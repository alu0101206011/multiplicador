==> flow/design.v <==
`timescale 1 ns / 10 ps
module cd #(parameter SIZE = 4) (input wire [SIZE-1:0] multiplicando, multiplicador, input wire Carga_A, Carga_QM, Desplaza_AQ, MoM2, Resta, clk, reset, output wire q1, q0, q_menos1, output wire [SIZE*2-1:0] result);
  wire [SIZE+1:0] salida_sum, salida_A, salida_mux, salida_M2, salida_M;  
  wire [SIZE-1:0] salida_Q;
  wire carga_qmenos1, c_sumout;
  registroN #(SIZE+2) M({multiplicando[SIZE-1],multiplicando[SIZE-1],multiplicando}, 1'b0, Carga_QM, 1'b0, clk, reset, salida_M);
  registroN #(SIZE+2) M2({multiplicando[SIZE-1],multiplicando,1'b0}, 1'b0, Carga_QM, 1'b0, clk, reset, salida_M2);
  registroN_2desp #(SIZE+2) A(salida_sum, {salida_A[SIZE+1],salida_A[SIZE+1]}, Carga_A, Desplaza_AQ, clk, reset, salida_A);
  registroN_2desp #(SIZE) Q(multiplicador, salida_A[1:0], Carga_QM, Desplaza_AQ, clk, reset, salida_Q);  
  sum_restaN #(SIZE+2) sumador(salida_sum, c_sumout, salida_A, salida_mux, Resta);
  ffdc bq_menos1(clk, reset, Desplaza_AQ, salida_Q[1], q_menos1);   
  mux2_1_M2 #(SIZE+2) muxM2oM(salida_mux, salida_M, salida_M2, MoM2);
  assign q1 = salida_Q[1];
  assign q0 = salida_Q[0];
  assign result = {salida_A[SIZE-1:0],salida_Q};
endmodule
`timescale 1 ns / 10 ps
module registroN #(parameter SIZE = 4) (input wire [SIZE-1:0] entrada, input wire bit_en_desp, input wire Carga, Desplaza, clk, reset, output wire [SIZE-1:0] salida);
  wire enable; 
  assign enable = Carga | Desplaza;  
  genvar i;
  generate
    for (i = 0; i < SIZE; i = i + 1)
    begin
      if (i == SIZE - 1)
        cdaff ff(Carga, entrada[i], bit_en_desp, clk, reset, enable, salida[i]);
      else
        cdaff ff(Carga, entrada[i], salida[i+1], clk, reset, enable, salida[i]);
    end
  endgenerate
endmodule
module registroN_2desp #(parameter SIZE = 4) (input wire [SIZE-1:0] entrada, input wire [1:0] bit_en_desp, input wire Carga, Desplaza, clk, reset, output wire [SIZE-1:0] salida);
  wire enable;
  assign enable = Carga | Desplaza;  
  genvar i;
  generate
    for (i = 0; i < SIZE; i = i + 1)
    begin
      if (i < SIZE - 2)
        cdaff ff(Carga, entrada[i], salida[i+2], clk, reset, enable, salida[i]);
      else
        cdaff ff(Carga, entrada[i], bit_en_desp[i - SIZE + 2], clk, reset, enable, salida[i]);
    end
  endgenerate
endmodule
module registro6 (input wire [5:0] entrada, input wire bit_en_desp, input wire Carga, Desplaza, clk, reset, output wire [5:0] salida);
  wire enable; 
  assign enable = Carga | Desplaza;  
  cdaff ff0(Carga, entrada[0], salida[1], clk, reset, enable, salida[0]);
  cdaff ff1(Carga, entrada[1], salida[2], clk, reset, enable, salida[1]);
  cdaff ff2(Carga, entrada[2], salida[3], clk, reset, enable, salida[2]);
  cdaff ff3(Carga, entrada[3], salida[4], clk, reset, enable, salida[3]);
  cdaff ff4(Carga, entrada[4], salida[5], clk, reset, enable, salida[4]);
  cdaff ff5(Carga, entrada[5], bit_en_desp, clk, reset, enable, salida[5]);  
endmodule
module registro6_2desp (input wire [5:0] entrada, input wire [1:0] bit_en_desp, input wire Carga, Desplaza, clk, reset, output wire [5:0] salida);
  wire enable; 
  assign enable = Carga | Desplaza;  
  cdaff ff0(Carga, entrada[0], salida[2], clk, reset, enable, salida[0]);
  cdaff ff1(Carga, entrada[1], salida[3], clk, reset, enable, salida[1]);
  cdaff ff2(Carga, entrada[2], salida[4], clk, reset, enable, salida[2]);
  cdaff ff3(Carga, entrada[3], salida[5], clk, reset, enable, salida[3]);
  cdaff ff4(Carga, entrada[4], bit_en_desp[0], clk, reset, enable, salida[4]); 
  cdaff ff5(Carga, entrada[5], bit_en_desp[1], clk, reset, enable, salida[5]);  
endmodule
module registro5 (input wire [4:0] entrada, input wire bit_en_desp, input wire Carga, Desplaza, clk, reset, output wire [4:0] salida);
  wire enable; 
  assign enable = Carga | Desplaza;  
  cdaff ff0(Carga, entrada[0], salida[1], clk, reset, enable, salida[0]);
  cdaff ff1(Carga, entrada[1], salida[2], clk, reset, enable, salida[1]);
  cdaff ff2(Carga, entrada[2], salida[3], clk, reset, enable, salida[2]);
  cdaff ff3(Carga, entrada[3], salida[4], clk, reset, enable, salida[3]); 
  cdaff ff4(Carga, entrada[4], bit_en_desp, clk, reset, enable, salida[4]);  
endmodule
module registro4 (input wire [3:0] entrada, input wire bit_en_desp, input wire Carga, Desplaza, clk, reset, output wire [3:0] salida);
  wire enable; 
  assign enable = Carga | Desplaza;  
  cdaff ff0(Carga, entrada[0], salida[1], clk, reset, enable, salida[0]);
  cdaff ff1(Carga, entrada[1], salida[2], clk, reset, enable, salida[1]);
  cdaff ff2(Carga, entrada[2], salida[3], clk, reset, enable, salida[2]);
  cdaff ff3(Carga, entrada[3], bit_en_desp, clk, reset, enable, salida[3]);  
endmodule
module registro4_2desp (input wire [3:0] entrada, input wire [1:0] bit_en_desp, input wire Carga, Desplaza, clk, reset, output wire [3:0] salida);
  wire enable; 
  assign enable = Carga | Desplaza;  
  cdaff ff0(Carga, entrada[0], salida[2], clk, reset, enable, salida[0]);
  cdaff ff1(Carga, entrada[1], salida[3], clk, reset, enable, salida[1]);
  cdaff ff2(Carga, entrada[2], bit_en_desp[0], clk, reset, enable, salida[2]);
  cdaff ff3(Carga, entrada[3], bit_en_desp[1], clk, reset, enable, salida[3]);  
endmodule
module registro3 (input wire [2:0] entrada, input wire bit_en_desp, input wire Carga, Desplaza, clk, reset, output wire [2:0] salida);
  wire enable;
  assign enable = Carga | Desplaza;  
  cdaff ff0(Carga, entrada[0], salida[1], clk, reset, enable, salida[0]);
  cdaff ff1(Carga, entrada[1], salida[2], clk, reset, enable, salida[1]);
  cdaff ff2(Carga, entrada[2], bit_en_desp, clk, reset, enable, salida[2]);  
endmodule
module cdaff (input wire selc_d, inp_c, inp_d, clk, reset, carga, output wire salida);
  wire inp;
  ffdc ff0(clk, reset, carga, inp, salida);
  mux2_1_i1 mux0(inp, inp_d, inp_c, selc_d);   
endmodule
module mux2_1_i1(output wire out, input wire a, b, s);
  wire  s_n, sa, sb;
  not inv1 (s_n, s);
  and and1 (sa, a, s_n);
  and and2 (sb, b, s);
  or or1 (out, sa, sb);
endmodule
module mux2_1_M2 #(parameter SIZE = 4) (output wire[SIZE-1:0] out, input wire[SIZE-1:0] a, b, input wire s);
  assign out = s? b:a;
endmodule
module ffdc #(parameter retardo = 0)(input wire clk, reset, carga, d, output reg q);
  always @(posedge clk, posedge reset)
    if (reset)
      q <= #retardo 1'b0;  
    else
      if (carga)
        q <= #retardo d;  
endmodule
module sum_resta4(output wire[3:0] S, output wire c_out, input wire[3:0] A, input wire[3:0] B, input wire resta);
  assign {c_out, S} = (resta == 1) ? A - B + 0 : A + B + 0;
endmodule
module sum_resta5(output wire[4:0] S, output wire c_out, input wire[4:0] A, input wire[4:0] B, input wire resta);
  assign {c_out, S} = (resta == 1) ? A - B + 0 : A + B + 0;
endmodule
module sum_resta6(output wire[5:0] S, output wire c_out, input wire[5:0] A, input wire[5:0] B, input wire resta);
  assign {c_out, S} = (resta == 1) ? A - B + 0 : A + B + 0;
endmodule
module sum_restaN #(parameter SIZE = 4) (output wire[SIZE-1:0] S, output wire c_out, input wire[SIZE-1:0] A, input wire[SIZE-1:0] B, input wire resta);
  assign {c_out, S} = (resta == 1) ? A - B + 0 : A + B + 0;
endmodule
`timescale 1 ns / 10 ps
module multiplicador #(parameter SIZE = 4) (input wire [SIZE-1:0] multiplicando, multiplicador, input wire clk, reset, output wire [SIZE*2-1:0] result, output wire Fin);
  wire Carga_A, Carga_QM, Desplaza_AQ, Reset_A, Resta, q0, q_menos1, MoM2;
  cd #(SIZE) camino (multiplicando, multiplicador, Carga_A, Carga_QM, Desplaza_AQ, MoM2, Resta, clk, reset, q1, q0, q_menos1, result);   
  uc #(SIZE) unidad_control(reset, clk, q1, q0, q_menos1, Carga_A, Carga_QM, Desplaza_AQ, MoM2, Resta, Fin);
endmodule
`timescale 1 ns / 10 ps
module uc #(parameter SIZE = 4) (input wire reset, clk, q1, q0, q_menos1, output wire Carga_A, Carga_QM, Desplaza_AQ, MoM2, Resta, Fin);
  reg [$clog2(SIZE+2):0] state;   
  always @ (posedge clk, posedge reset)
    if (reset)
      state <= 0;
    else
      state <= state + 1;
  assign Carga_A = (!((q1 & q0 & q_menos1) | (!q1 & !q0 & !q_menos1)) & ((state % 2 == 1) & (state !== SIZE + 1)))? 1'b1:1'b0;
  assign Carga_QM = (state == 0)? 1:0; 
  assign Desplaza_AQ = ((state % 2 == 0) & (state !== 0))? 1'b1:1'b0;
  assign Resta = (q1 & ((state % 2 == 1) & (state !== SIZE + 1)))? 1'b1:1'b0;
  assign MoM2 = ((!q1 & q0 & q_menos1) | (q1 & !q0 & !q_menos1) & ((state % 2 == 1) & (state !== SIZE + 1)))? 1'b1:1'b0;
  assign Fin = (state == SIZE + 1)? 1'b1:1'b0;
endmodule
---- Reports on multiplicador ----
The steps from the RTL of multiplicador to its reports follow in flow order.
Lines are those of the file above, counted from 1.
Cell names lack the library's common part.
Not given: -
inputs
  top ..................................... multiplicador
  clock input ............................. clk
  cell library ............................ sky130hd
  corner .................................. tt_025C_1v80

---- After elaboration ----
Counts by Yosys on the flattened word-level netlist (proc, flatten, opt, wreduce; memories kept). Register bits leave out memories and registers merged into their read ports (data or address); mux counts leave out enables and synchronous resets folded into registers. Print and check cells are left out. Cells with the same type and inputs are merged into one.
storage and ports
  word-level cells ........................ 109
  bits in registers ....................... 25
  input bits .............................. 10
  output and inout bits ................... 9
operators by class
  $add $sub $neg .......................... 3
  reductions and logical operators ........ 6
  multiplexer cells ....................... 8
  bitwise logic cells ..................... 67
  eq/ne operators ......................... 3
operator list
  kind                                                 count
  bitwise AND 1 bit                                    43
  zero test 32 bit                                     1
  OR 1 bit                                             22
  adder 6 bit                                          1
  subtractor 6 bit                                     1
  two-way mux 6 bit                                    1
  two-way mux 1 bit                                    6
  zero test 1 bit                                      4
  adder 4 x 1 -> 4 bit with constant B                 1
  case inequality test 4 x 1 -> 1 bit with constant B  1
  == test 4 x 3 -> 1 bit with constant B               1
  case inequality test 4 x 3 -> 1 bit with constant B  1
  zero test 4 bit                                      1
  two-way mux 4 bit                                    1
  inverter 1 bit                                       2

---- Longest topological paths ----
Depth = most cells in a row (Yosys ltp): at word level without a register or memory, in the mapped netlist without a sequential cell, where the memories' decode and read muxes count.
depth
  word-level depth ........................ 11
  ABC_AREA ................................ 0
  mapped depth ............................ 18
  gate-level depth less buffers ........... 18

---- After synthesis ----
Yosys stat after the flow's synthesis: flattened, memories mapped to cells. It holds for the ABC_AREA given above (unset counts as 0); a run with the other value may have another netlist.
synthesis totals
  buffer cells ............................ 12
  flip-flops .............................. 25
  mapped area ............................. 1,617.8 um^2
  area of sequential cells ................ 625.6 um^2
  cell count .............................. 178
cell types
  type     count  area in all (um^2)
  dfrtp_1  25     625.6
  nand2_1  32     120.115
  ha_1     9      112.608
  mux2i_1  8      80.077
  o21ai_0  13     65.062
  buf_4    8      60.058
  inv_1    12     45.043
  xor2_1   5      43.792
  nor2_1   10     37.536
  mux2_2   3      33.782
  xnor2_1  3      26.275
  nand4_1  4      25.024
  nor4_4   1      21.27
  fa_1     1      20.019
  nand3_1  4      20.019
  a31oi_1  3      18.768
  and2_1   3      18.768
  nor2b_1  3      18.768
Not listed: further types 24, cells in them 31.
By module: a second synthesis without flattening, with its own total; a netlist apart from the flattened one above.
unflattened totals
  cell total of the unflattened synthesis .. 177
  area (unflattened synthesis) ............ 2,090.8 um^2
Each row is one instance without its submodules.
modules
  module                    area (um^2)  instances  seq. area (um^2)  cells
  ffdc                      43.8         23         25.0              3
  sum_restaN (SIZE=6)       357.8        1          0.0               48
  mux2_1_i1                 15.0         22         0.0               1
  uc (SIZE=4)               250.2        1          100.1             24
  mux2_1_M2 (SIZE=6)        101.3        1          0.0               7
  cd (SIZE=4)               18.8         1          0.0               3
  registroN (SIZE=6)        6.3          2          0.0               1
  registroN_2desp (SIZE=4)  6.3          1          0.0               1
  registroN_2desp (SIZE=6)  6.3          1          0.0               1
  cdaff                     0.0          22         0.0               0
  multiplicador             0.0          1          0.0               0

---- Worst setup path after synthesis ----
Path of least setup slack by OpenSTA after synthesis, without wires, with an ideal clock, recovery checks aside; 20% of the period is set as input and as output delay. Where synthesis merged equal registers, the netlist keeps one of their names.
timing post-synthesis
  path kind ............................... register to register
  start point ............................. register unidad_control.state[0]
  end point ............................... register (no name shown)
  data arrival time ....................... 3.451 ns
  stages on the path ...................... 17
  setup time .............................. 0.072 ns
  delay of the path ....................... 3.523 ns
  buffers on the path ..................... 0
  period .................................. 4.78 ns
  launch time at the first pin ............ 0.000 ns
  slack ................................... 1.257 ns
  data required time ...................... 4.708 ns
  synthesis period reached ................ 3.523 ns
"delay of the path" = arrival - input delay + setup time.
"stages on the path" counts driving pins, that of a launching flip-flop among them; a cell with two outputs on the path counts twice.
"synthesis period reached" = period - worst setup slack (recovery checks aside). The figure is calculated, with input and output delays left at 20% of the set period.
between the ends, post-synthesis
  cell sequence ........................... dfrtp_1 > ha_1 > nand3b_2 > inv_2 > o31a_1 > mux2_4 > inv_1 > ha_1 > inv_1 > o21ai_0 > xor2_1 > ha_1 > nor2b_1 > a221oi_1 > nand4_1 > mux2_1 > nand4_1
RTL lines, path post-synthesis
  element          RTL line  text
  start, declared  141       reg [$clog2(SIZE+2):0] state;
  start, assigned  144       state <= 0;
  start, assigned  146       state <= state + 1;
Chain of elaborated cells between the ends: none given.
Nets of the timed path that keep an RTL name, with a line that drives or declares them; the list need not be complete.
nets with RTL names, path post-synthesis
  signal  RTL line  text
  Fin     152       assign Fin = (state == SIZE + 1)? 1'b1:1'b0;

---- Worst path after layout ----
From the final timing report of stored run 1: the path of least setup slack in the routed layout; clock arrival at registers is part of the times.
timing post-layout
  path kind ............................... register to register
  start point ............................. register unidad_control.state[0]
  end point ............................... register (no name shown)
  data arrival time ....................... 3.37 ns
  stages on the path ...................... 17
  setup time .............................. 0.12 ns
  period .................................. 3.36 ns
  slack ................................... 0.15 ns
  buffers on the path ..................... 0
  launch time at the first pin ............ 0.29 ns
  data required time ...................... 3.52 ns
between the ends, post-layout
  cell sequence ........................... dfrtp_1 > ha_4 > nand3b_4 > inv_4 > o31a_1 > mux2_4 > inv_4 > ha_4 > inv_2 > o21ai_2 > xor2_1 > ha_1 > nor2b_4 > a221oi_4 > a311oi_2 > a41oi_1 > nand4_1
RTL lines, path post-layout
  element          RTL line  text
  start, declared  141       reg [$clog2(SIZE+2):0] state;
  start, assigned  144       state <= 0;
  start, assigned  146       state <= state + 1;
Chain of elaborated cells between the ends: none given.

Memo
Re: implementation data of multiplicador

Below are 2 stored runs of the flow (Yosys, OpenROAD; platform sky130hd) on multiplicador, each with its settings and what was measured, unordered. Constraints: input delay and output delay 20% of the set period each, output load 0.01 pF.
By "period reached" is meant the clock period of the run minus its worst setup slack. This is arithmetic on one report: input and output delays are still those of the set period (20% each).
"critical path time" is the time allowed to the run's worst setup path (the clock period less input and output delay, where it has them) less its slack. Clock arrival times count: a late capture clock shortens it, a late launch clock lengthens it.
"total design power" rests on the timing tool's default activity at the inputs, not on a simulated workload.

======== stored run 1 ========
==> flow/run.sh <==
#!/bin/bash
# the make line also repeats the synthesis and layout settings of config.mk as NAME=value (left out here)
make -C /OpenROAD-flow-scripts/flow DESIGN_CONFIG=/design/flow/config.mk WORK_HOME=/design/flow/orfs CLKGATE_MAP_FILE= finish
==> flow/config.mk <==
export PLATFORM = sky130hd
export DESIGN_NAME = multiplicador
export DESIGN_NICKNAME = multiplicador
export VERILOG_FILES = /design/flow/design.v
export SDC_FILE = /design/flow/constraint.sdc
export NUM_CORES = 4
export LEC_CHECK = 0
export CAP_MARGIN = 15
export CELL_PAD_IN_SITES_GLOBAL_PLACEMENT = 0
export CORE_MARGIN = 2
export CORE_UTILIZATION = 41
export CTS_CLUSTER_DIAMETER = 334
export CTS_CLUSTER_SIZE = 22
export PLACE_DENSITY_LB_ADDON = 0.23
export SETUP_SLACK_MARGIN = 0.58
export SLEW_MARGIN = 15
export TNS_END_PERCENT = 75
==> flow/constraint.sdc <==
create_clock -name core_clock -period 3.36 [get_ports {clk}]
set_input_delay 0.6720 -clock core_clock [delete_from_list [all_inputs] [get_ports {clk}]]
set_output_delay 0.6720 -clock core_clock [all_outputs]
set_load 0.01 [all_outputs]

-------- measured, stored run 1 --------
  Yosys chip area after synthesis ......... 1,617.8 um^2
  total design power ...................... 1,351 µW
  setup slack of the critical path ........ 0.154 ns
  worst hold slack ........................ 0.495 ns
  period reached .......................... 3.206 ns
  utilization after routing ............... 56.5 %
  setup TNS ............................... 0.000 ns
  overall die area ........................ 4,464.2 um^2
  standard-cell area of the final layout .. 2,099.5 um^2
  critical path time ...................... 3.21 ns
  worst setup path kind ................... register to register

======== stored run 2 ========
==> flow/run.sh <==
#!/bin/bash
# the make line also repeats the synthesis and layout settings of config.mk as NAME=value (left out here)
make -C /OpenROAD-flow-scripts/flow DESIGN_CONFIG=/design/flow/config.mk WORK_HOME=/design/flow/orfs CLKGATE_MAP_FILE= finish
==> flow/config.mk <==
export PLATFORM = sky130hd
export DESIGN_NAME = multiplicador
export DESIGN_NICKNAME = multiplicador
export VERILOG_FILES = /design/flow/design.v
export SDC_FILE = /design/flow/constraint.sdc
export NUM_CORES = 4
export LEC_CHECK = 0
export CAP_MARGIN = 20
export CORE_MARGIN = 2
export CORE_UTILIZATION = 51
export SLEW_MARGIN = 20
==> flow/constraint.sdc <==
create_clock -name core_clock -period 4.37 [get_ports {clk}]
set_input_delay 0.8740 -clock core_clock [delete_from_list [all_inputs] [get_ports {clk}]]
set_output_delay 0.8740 -clock core_clock [all_outputs]
set_load 0.01 [all_outputs]

-------- measured, stored run 2 --------
  Yosys chip area after synthesis ......... 1,617.8 um^2
  total design power ...................... 839.2 µW
  setup slack of the critical path ........ 0.363 ns
  worst hold slack ........................ 0.509 ns
  period reached .......................... 4.007 ns
  utilization after routing ............... 59.6 %
  setup TNS ............................... 0.000 ns
  overall die area ........................ 3,638.5 um^2
  standard-cell area of the final layout .. 1,804.2 um^2
  critical path time ...................... 4.01 ns
  worst setup path kind ................... register to register
